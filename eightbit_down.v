==> flow/design.v <==
module syncounterdown(clock, reset, enable, count_out);
input clock, reset,enable;
output [7:0] count_out;
wire clock, reset, enable;
reg [7:0] count_out;
always @(posedge clock) begin
if(count_out == 8'b00000000)begin
count_out<= #1 8'b11111111;
end
if(reset == 1'b1) begin
count_out <= #1 8'b11111111;
end
else if (enable == 1'b1) begin
count_out <= #1 count_out-1'b1;
end
end
endmodule
# --- Step by step through the tools: syncounterdown ---
# What the tools print for syncounterdown, step after step.
# Lines are those of the file above, counted from 1.
# Operators: Yosys type, input widths -> output width; for muxes data width and select width s.
# Cell names lack the library's common part.
design:
  top_module: "syncounterdown"
  clock: "clock"
  cell_library: "sky130hd"
  lib_corner: "tt_025C_1v80"

# --- Word level ---
# Source: Yosys, flattened and elaborated, memories not mapped. Widths are those after wreduce. Registers that Yosys merges into a memory's read port (data or address) are not register bits. Print and check cells do not count. Equal cells are merged and count once.
classes:
  n_shift: 0
  mux: 2
  reduce_and_logical: 2
  equal: 0
  n_mul: 0
  logic: 0
  div: 0
  add_sub_neg: 1
  cmp: 0
op_table:
  columns: ["op", "count"]
  rows:
  - ["$mux 8", 2]
  - ["$sub 8x1->8 const B", 1]
  - ["$logic_not 8->1", 1]
  - ["$reduce_bool 2->1", 1]
bits:
  memories: 0
  ff_bits: 8
  latchBits: 0
  output_inout_bits: 8
  ramBits: 0
  inputBits: 3
  clocked_rd_ports_x_width: 0
  elab_cells: 6
  mem_bits_ro: 0

# --- Longest topological paths ---
# Longest topological path by Yosys (ltp), each cell counted once; first at word level (registers and memories cut), then after technology mapping (sequential cells cut; the memories' decode and read muxes count).
logic_depth:
  ltp_word: 3
  abc_area: 0
  depth_mapped: 6
  mapped_depth_nobuf: 6

# --- Netlist ---
# Source: synth_stat.txt of the flow (Yosys; design flattened, memories mapped). It holds for the ABC_AREA given above (unset counts as 0); a run with the other value may have another netlist.
# The area totals of this step are shown rounded.
types:
  columns: ["type", "count"]
  rows:
  - ["dfxtp_1", 8]
  - ["nor2_1", 7]
  - ["a21oi_1", 5]
  - ["ha_1", 2]
  - ["nand2_1", 6]
  - ["nor3b_4", 1]
  - ["xnor2_1", 2]
  - ["o31ai_1", 2]
  - ["nor4_1", 2]
  - ["inv_1", 3]
  - ["or4_4", 1]
  - ["nor3_1", 2]
  - ["nand4b_1", 1]
  - ["o311ai_1", 1]
  - ["o41ai_1", 1]
  - ["a211oi_1", 1]
  - ["a21o_1", 1]
  - ["o21bai_1", 1]
# Other cell types: 7; their cells: 7.
synth_totals:
  flip_flops: 8
  synth_area_um2: 442.9
  sequential_area_um2: 160.2
  stdcells: 54
  buffers: 2

# --- Path before layout ---
# Source: OpenSTA report_checks on the synthesized netlist (no wires, ideal clock, input and output delay 20% of the period each), path of least setup slack; recovery checks are left aside. Register names are those of the netlist, which keeps one name where synthesis merged equal registers.
synth_path:
  kind: "register -> register"
  startpoint: "register count_out[5]"
  endpoint: "register count_out[2]"
  setup_ns: 0.087
  path_delay_ns: 1.470
  launch_ns: 0.000
  driving_pins: 5
  setup_slack_ns: -0.050
  n_path_buf: 0
  t_arrival_ns: 1.383
  period_ns: 1.42
  period_less_setup_slack_ns: 1.47
# "path_delay_ns" is the arrival time less input delay plus setup time.
# "driving_pins": output pins that drive a net of the path, with the launching flip-flop's if there is one; two outputs of one cell count as two.
# "period_less_setup_slack_ns" is the clock period less the worst setup slack; recovery checks do not enter. This is arithmetic on one report: input and output delays are still those of the set period (20% each).
# The rows between start and end are the longest chain of elaborated cells between them; the timing report does not say that the signal goes this way. Where chains are equally long, one stands for them.
# A line is the first line of the expression or statement that the cell stems from. Yosys adds cells for indexed reads and writes and turns some case tables into memories.
# A register here has more assigning lines than the two given.
synth_between:
  cell_sequence: "dfxtp_1 -> or4_4 -> nor3b_4 -> nor2_2 -> o31ai_1"
  elab_chain_len: 3
  cells_between: 4
  cone_classes: "2 x mux; 2 x reduce/logical"
synth_lines:
  columns: ["item", "line_no", "source"]
  rows:
  - ["start, declared", 3, "output [7:0] count_out;"]
  - ["start, assigned", 8, "count_out<= #1 8'b11111111;"]
  - ["start, assigned", 14, "count_out <= #1 count_out-1'b1;"]
  - ["$logic_not 8->1", 7, "if(count_out == 8'b00000000)begin"]
  - ["$mux 8", 7, null]
  - ["$mux 8", 13, "else if (enable == 1'b1) begin"]
  - ["end, assigned", 11, "count_out <= #1 8'b11111111;"]
  - ["end, assigned", 14, null]
  - ["end, declared", 3, null]

# --- Timing after layout ---
# From the final timing report of stored run 1: the path of least setup slack in the routed layout; clock arrival at registers is part of the times.
layout_path:
  kind: "register -> output"
  startpoint: "register count_out[6]"
  endpoint: "output port count_out[6]"
  period_ns: 1.72
  launch_ns: 0.25
  driving_pins: 2
  t_arrival_ns: 1.30
  output_delay_ns: 0.34
  n_path_buf: 1
  setup_slack_ns: 0.07
# A register here has more assigning lines than the two given.
layout_between:
  cell_sequence: "dfxtp_1 -> clkdlybuf4s50_1"
  elab_chain_len: 0
  cells_between: 0
layout_lines:
  columns: ["item", "line_no", "source"]
  rows:
  - ["start, declared", 3, "output [7:0] count_out;"]
  - ["start, assigned", 8, "count_out<= #1 8'b11111111;"]
  - ["start, assigned", 14, "count_out <= #1 count_out-1'b1;"]
  - ["end, declared", 3, null]

--- measured runs ---
Settings and measured results of 2 stored flow runs for module syncounterdown (sky130hd), not sorted in any way. The constraints put input and output delay at 20% of the set period each and load the outputs with 0.01 pF.
By "timing.achieved_period_ns" is meant the clock period of the run minus its worst setup slack. This is arithmetic on one report: input and output delays are still those of the set period (20% each).
"worstPathTime_ns" means the part of the period allowed to the worst setup path (the constraints hold back 20% at inputs and 20% at outputs) less its slack; where the path has registers, the arrival times of their clocks count too.
By "design_power_uw" is meant OpenSTA's value without simulated activity: inputs other than the clock are taken to toggle once in ten clock periods, and the tool carries that through the logic.
Values from the reports are rounded here.

--- stored run 1 ---
==> flow/run.sh <==
#!/bin/bash
# the make line also repeats the synthesis and layout settings of config.mk as NAME=value (left out here)
make -C /OpenROAD-flow-scripts/flow DESIGN_CONFIG=/design/flow/config.mk WORK_HOME=/design/flow/orfs CLKGATE_MAP_FILE= finish
==> flow/config.mk <==
export PLATFORM = sky130hd
export DESIGN_NAME = syncounterdown
export DESIGN_NICKNAME = syncounterdown
export VERILOG_FILES = /design/flow/design.v
export SDC_FILE = /design/flow/constraint.sdc
export NUM_CORES = 4
export LEC_CHECK = 0
export CAP_MARGIN = 20
export CORE_MARGIN = 2
export CORE_UTILIZATION = 40
export SLEW_MARGIN = 20
==> flow/constraint.sdc <==
create_clock -name core_clock -period 1.72 [get_ports {clock}]
set_input_delay 0.3440 -clock core_clock [delete_from_list [all_inputs] [get_ports {clock}]]
set_output_delay 0.3440 -clock core_clock [all_outputs]
set_load 0.01 [all_outputs]

==> results, as YAML <==
results:
  hold_worst_slack_ns: 0.539
  dieArea_um2: 1389
  worstPathTime_ns: 1.30
  worstPathKind: "register -> output"
  design_power_uw: 386.4
  layout_utilization_pct: 60.2
  yosys.chip_area_um2: 442.9
  fin_ws_ns: 0.072
  final_stdcell_area_um2: 588.1
  timing.setup.tns_ns: 0.000
  timing.achieved_period_ns: 1.648

--- stored run 2 ---
==> flow/run.sh <==
#!/bin/bash
# the make line also repeats the synthesis and layout settings of config.mk as NAME=value (left out here)
make -C /OpenROAD-flow-scripts/flow DESIGN_CONFIG=/design/flow/config.mk WORK_HOME=/design/flow/orfs CLKGATE_MAP_FILE= finish
==> flow/config.mk <==
export PLATFORM = sky130hd
export DESIGN_NAME = syncounterdown
export DESIGN_NICKNAME = syncounterdown
export VERILOG_FILES = /design/flow/design.v
export SDC_FILE = /design/flow/constraint.sdc
export NUM_CORES = 4
export LEC_CHECK = 0
export ABC_AREA = 1
export CAP_MARGIN = 20
export CELL_PAD_IN_SITES_DETAIL_PLACEMENT = 0
export CELL_PAD_IN_SITES_GLOBAL_PLACEMENT = 1
export CORE_MARGIN = 2
export CORE_UTILIZATION = 19
export CTS_CLUSTER_SIZE = 48
export GPL_TIMING_DRIVEN = 1
export MIN_ROUTING_LAYER = met1
export PLACE_DENSITY = 0.35
export SETUP_SLACK_MARGIN = 0.5
export SLEW_MARGIN = 25
export TNS_END_PERCENT = 80
==> flow/constraint.sdc <==
create_clock -name core_clock -period 1.72 [get_ports {clock}]
set_input_delay 0.3440 -clock core_clock [delete_from_list [all_inputs] [get_ports {clock}]]
set_output_delay 0.3440 -clock core_clock [all_outputs]
set_load 0.01 [all_outputs]

==> results, as YAML <==
results:
  hold_worst_slack_ns: 0.411
  dieArea_um2: 2826
  worstPathTime_ns: 0.88
  worstPathKind: "register -> output"
  design_power_uw: 427.8
  layout_utilization_pct: 34.7
  yosys.chip_area_um2: 459.2
  fin_ws_ns: 0.500
  final_stdcell_area_um2: 782.0
  timing.setup.tns_ns: 0.000
  timing.achieved_period_ns: 1.220
--- end ---
